==> flow/design.v <==
`timescale 1ns / 1ps
module fbindct_bram_ctrl #(
    parameter DATA_WIDTH = 32,
    parameter ADDR_WIDTH = 13,
    parameter DATA_DEPTH = 512,
    parameter BRAM_DEPTH = 8192,
    parameter ROW_DIM = 8,
    parameter IN_WIDTH = 8
)(
    input                                   clk,
    input                                   rst,
    input  wire     [1:0]                   ps_gpio,   
    output reg      [0:0]                   ps_irq,    
    output reg      [ADDR_WIDTH-1:0]        bram_addr,     
    output wire     [DATA_WIDTH-1:0]        bram_wrdata,   
    input  wire     [DATA_WIDTH-1:0]        bram_rddata,   
    output reg                              bram_en,       
    output wire                             bram_we,       
    output reg                                  dct_load,    
    input  wire                                 dct_valid,   
    output wire [ROW_DIM*IN_WIDTH-1:0]          dct_row      
);
function integer clogb2 (input integer bit_depth);
  begin
    for(clogb2=0; bit_depth>0; clogb2=clogb2+1)
      bit_depth = bit_depth >> 1;
  end
endfunction
localparam integer ROW_COUNT_BITS = clogb2(ROW_DIM);
localparam integer WORDS_PER_ROW  = ROW_DIM*IN_WIDTH/DATA_WIDTH;
localparam integer WORD_COUNT_BITS = clogb2(WORDS_PER_ROW);
localparam A_BASE_ADDR = {ADDR_WIDTH{1'b0}};
localparam A_HIGH_ADDR = A_BASE_ADDR + DATA_DEPTH - 1;
localparam B_BASE_ADDR = A_HIGH_ADDR + 1;
localparam B_HIGH_ADDR = B_BASE_ADDR + DATA_DEPTH - 1;
localparam IDLE = 2'b000;
localparam START = 2'b001;
localparam WRITE_ROW = 2'b010;
localparam PROCESSING = 2'b011;
localparam IN_A = 1'b0;
localparam IN_B = 1'b1;
wire A_ready = ps_gpio[0];
wire B_ready = ps_gpio[1];
assign bram_wrdata = {DATA_WIDTH{1'b0}};  
assign bram_we = 1'b0;                    
generate
  genvar i;
  for(i=0; i<WORDS_PER_ROW; i=i+1) begin : gen_dct_row
    assign dct_row[i*DATA_WIDTH +: DATA_WIDTH] = words[i];
  end
endgenerate
reg [2:0]                   state;
reg                         buffer;                              
reg [ROW_COUNT_BITS-1:0]    row_counter;                         
reg [DATA_WIDTH-1:0]        words [WORDS_PER_ROW-1:0];           
reg [WORD_COUNT_BITS-1:0]   word_addr;                           
always @(posedge clk) begin
  if (rst) begin
    bram_en <= 0;
    bram_addr <= A_BASE_ADDR;
    dct_load <=0;
    ps_irq  <= 0;
    state <= IDLE;
    buffer <= IN_B;
    row_counter <= 0;
    word_addr <= 0;
  end else begin
    case (state)
      IDLE: begin
        if (A_ready && (buffer == IN_B)) begin    
          state <= START;
          buffer <= IN_A;
          bram_addr <= A_BASE_ADDR;
          bram_en <= 1'b1;
        end else if (B_ready && (buffer == IN_A)) begin
          state <= START;
          buffer <= IN_B;
          bram_addr <= B_BASE_ADDR;
          bram_en <= 1'b1;
        end else begin
          state <= IDLE;
        end
      end
      START: begin
        state <= WRITE_ROW;
        bram_addr <= bram_addr + 1;
      end
      WRITE_ROW: begin
        words[word_addr] <= bram_rddata;
        if (word_addr == WORDS_PER_ROW-1) begin
          state <= PROCESSING;
          dct_load <= 1'b1;
          bram_en <= 1'b0;
          word_addr <= 0;
        end else begin
          word_addr <= word_addr + 1;
          bram_addr <= bram_addr + 1;
        end
      end
      PROCESSING: begin
        dct_load <= 1'b0;    
        if(dct_valid) begin  
          if(row_counter == ROW_DIM-1) begin  
            state <= IDLE;
            row_counter <=0;
            ps_irq <= ~ps_irq;    
          end else begin       
            state <= START;
            bram_en <= 1'b1;
            row_counter <= row_counter + 1;
          end
        end
      end
      default: begin
        state <= IDLE;
      end
    endcase
  end
end
endmodule
# --- From RTL to reports: fbindct_bram_ctrl ---
# Tool output for the design above, in the order of the flow.
# Lines are those of the file above, counted from 1.
# Library cell names are shortened.
design:
  top_module: "fbindct_bram_ctrl"
  clk_port: "clk"
  cell_library: "sky130hd"
  lib_corner: "tt_025C_1v80"

# --- Elaborated design ---
# Source: Yosys, flattened and elaborated, memories not mapped. Widths are those after wreduce. Registers that Yosys merges into a memory's read port (data or address) are not register bits. Print and check cells do not count. Equal cells are merged and count once.
# Yosys's memory passes give these memory sizes; they may raise the number of words (mostly to a power of two), join words into wider ones and drop unused or constant bits.
classes:
  n_reduce_logical: 14
  eq_ne: 10
  mux: 27
  n_addsub: 3
  logic: 2
op_table:
  columns: ["op", "count"]
  rows:
  - ["32-bit two-way mux", 2]
  - ["13-bit case mux with 3-bit select", 1]
  - ["13-bit two-way mux", 3]
  - ["1-bit two-way mux", 14]
  - ["13-bit by 1-bit adder with 13-bit output with constant B", 1]
  - ["3-bit case mux with 4-bit select", 1]
  - ["2-bit inequality test with constant B", 4]
  - ["2-bit AND reduction", 4]
  - ["3-bit by 2-bit == test with 1-bit output with constant B", 2]
  - ["3-bit AND reduction", 2]
  - ["3-bit nonzero test", 2]
  - ["3-bit two-way mux", 2]
  - ["5-bit AND reduction", 1]
  - ["2-bit nonzero test", 2]
  - ["4-bit by 1-bit adder with 4-bit output with constant B", 1]
  - ["4-bit by 3-bit == test with 1-bit output with constant B", 1]
  - ["4-bit two-way mux", 1]
  - ["3-bit by 1-bit == test with 1-bit output with constant B", 1]
  - ["3-bit inequality test with constant B", 1]
  - ["3-bit logical NOT", 1]
  - ["1-bit case mux with 3-bit select", 1]
  - ["1-bit logical AND", 2]
  - ["1-bit NOT", 2]
  - ["2-bit by 1-bit adder with 2-bit output with constant B", 1]
  - ["2-bit by 1-bit == test with 1-bit output with constant B", 1]
  - ["1-bit case mux with 2-bit select", 1]
  - ["2-bit two-way mux", 1]
word_totals:
  in_bits: 37
  wordCells: 65
  n_memories: 1
  mem_bits_rw: 64
  out_inout_bits: 113
  register_bits: 26
memory_table:
  columns: ["memory", "words", "word_bits", "line", "text"]
  rows:
  - ["words", 2, 32, 55, "reg [DATA_WIDTH-1:0]        words [WORDS_PER_ROW-1:0];"]

# --- Depth ---
# Longest topological path by Yosys (ltp), each cell counted once; first at word level (registers and memories cut), then after technology mapping (sequential cells cut; the memories' decode and read muxes count).
depth:
  word_depth: 5
  ABC_AREA: 0
  mapped_depth: 6
  mapped_depth_nobuf: 5

# --- Mapped cells and area ---
# Yosys stat after the flow's synthesis: flattened, memories mapped to cells. It holds for the ABC_AREA given above (unset counts as 0); a run with the other value may have another netlist.
# Totals and module areas in this step are rounded.
synth_totals:
  buffers: 38
  cells: 242
  seq_area_um2: 2460
  area_um2: 3430
  flip_flops: 91
by_type:
  columns: ["cell_type", "count"]
  rows:
  - ["edfxtp_1", 64]
  - ["dfxtp_1", 27]
  - ["buf_4", 33]
  - ["a21oi_1", 18]
  - ["nand2_1", 13]
  - ["nor2_1", 12]
  - ["or4_1", 6]
  - ["nand3_1", 8]
  - ["o31ai_1", 5]
  - ["or3_1", 6]
  - ["o21ai_0", 7]
  - ["xnor2_1", 3]
  - ["ha_1", 2]
  - ["o211ai_4", 1]
  - ["a41oi_1", 2]
  - ["and3b_1", 2]
  - ["and4_1", 2]
  - ["xor2_1", 2]
# Not listed: further types 22, cells in them 29.

# --- Timing after synthesis ---
# Path of least setup slack by OpenSTA after synthesis, without wires, with an ideal clock, recovery checks aside; 20% of the period is set as input and as output delay. Where synthesis merged equal registers, the netlist keeps one of their names.
synth_path:
  kind: "input port to flip-flop"
  from: "input rst"
  to: "memory words[0][0]"
  launch_ps: 836
  delay_ps: 3042
  stages: 2
  t_arrival_ps: 3410
  in_delay_ps: 836
  path_slack_ps: 302
  tclk_ps: 4180
  period_less_setup_slack_ps: 3878
# "delay_ps" = arrival - input delay + setup time.
# "stages": output pins that drive a net of the path, with the launching flip-flop's if there is one; two outputs of one cell count as two.
# "period_less_setup_slack_ps" is the clock period less the worst setup slack; recovery checks do not enter. This is arithmetic on one report: input and output delays are still those of the set period (20% each).
# The rows between start and end are the longest chain of elaborated cells between them; the timing report does not say that the signal goes this way. Where chains are equally long, one stands for them.
# Each line given opens the expression or statement behind the cell; cells for indexed reads and writes are added by Yosys, which also makes memories of some case tables.
# The path ends at the enable pin of a flip-flop; only ways to that pin are counted.
synth_between:
  path_cell_list: "clkbuf_1 nor3b_1"
  elab_chain_len: 1
synth_lines:
  columns: ["item", "line", "text"]
  rows:
  - ["start, declared", 11, "input                                   rst,"]
  - ["1-bit two-way mux", 58, "if (rst) begin"]
  - ["end, declared", 55, "reg [DATA_WIDTH-1:0]        words [WORDS_PER_ROW-1:0];"]

Wiki page: fbindct_bram_ctrl / flow data

Design fbindct_bram_ctrl on sky130hd. What follows are 2 stored runs of the flow, each under its own settings; their order means nothing. The constraints put input and output delay at 20% of the set period each and load the outputs with 0.01 pF.

--- run 1 ---
==> flow/run.sh <==
#!/bin/bash
# the make line also repeats the synthesis and layout settings of config.mk as NAME=value (left out here)
make -C /OpenROAD-flow-scripts/flow DESIGN_CONFIG=/design/flow/config.mk WORK_HOME=/design/flow/orfs CLKGATE_MAP_FILE= finish
==> flow/config.mk <==
export PLATFORM = sky130hd
export DESIGN_NAME = fbindct_bram_ctrl
export DESIGN_NICKNAME = fbindct_bram_ctrl
export VERILOG_FILES = /design/flow/design.v
export SDC_FILE = /design/flow/constraint.sdc
export NUM_CORES = 4
export LEC_CHECK = 0
export CAP_MARGIN = 20
export CELL_PAD_IN_SITES_GLOBAL_PLACEMENT = 3
export CORE_ASPECT_RATIO = 0.51
export CORE_MARGIN = 5
export CORE_UTILIZATION = 51
export GPL_ROUTABILITY_DRIVEN = 1
export PLACE_DENSITY_LB_ADDON = 0.28
export SLEW_MARGIN = 20
export TNS_END_PERCENT = 75
==> flow/constraint.sdc <==
create_clock -name core_clock -period 2.47 [get_ports {clk}]
set_input_delay 0.4940 -clock core_clock [delete_from_list [all_inputs] [get_ports {clk}]]
set_output_delay 0.4940 -clock core_clock [all_outputs]
set_load 0.01 [all_outputs]

==> results, as YAML <==
outcome: "no results, placement failed with FLW-0024"

--- run 2 ---
==> flow/run.sh <==
#!/bin/bash
# the make line also repeats the synthesis and layout settings of config.mk as NAME=value (left out here)
make -C /OpenROAD-flow-scripts/flow DESIGN_CONFIG=/design/flow/config.mk WORK_HOME=/design/flow/orfs CLKGATE_MAP_FILE= finish
==> flow/config.mk <==
export PLATFORM = sky130hd
export DESIGN_NAME = fbindct_bram_ctrl
export DESIGN_NICKNAME = fbindct_bram_ctrl
export VERILOG_FILES = /design/flow/design.v
export SDC_FILE = /design/flow/constraint.sdc
export NUM_CORES = 4
export LEC_CHECK = 0
export ABC_AREA = 1
export CAP_MARGIN = 10
export CELL_PAD_IN_SITES_GLOBAL_PLACEMENT = 1
export CORE_MARGIN = 2
export CORE_UTILIZATION = 65
export CTS_CLUSTER_DIAMETER = 197
export CTS_CLUSTER_SIZE = 94
export GPL_TIMING_DRIVEN = 0
export MAX_ROUTING_LAYER = met5
export PLACE_DENSITY_LB_ADDON = 0.12
export SETUP_SLACK_MARGIN = 0.68
export SLEW_MARGIN = 20
export TNS_END_PERCENT = 60
==> flow/constraint.sdc <==
create_clock -name core_clock -period 3.42 [get_ports {clk}]
set_input_delay 0.6840 -clock core_clock [delete_from_list [all_inputs] [get_ports {clk}]]
set_output_delay 0.6840 -clock core_clock [all_outputs]
set_load 0.01 [all_outputs]

==> results, as YAML <==
outcome: "no results, placement failed with FLW-0024"
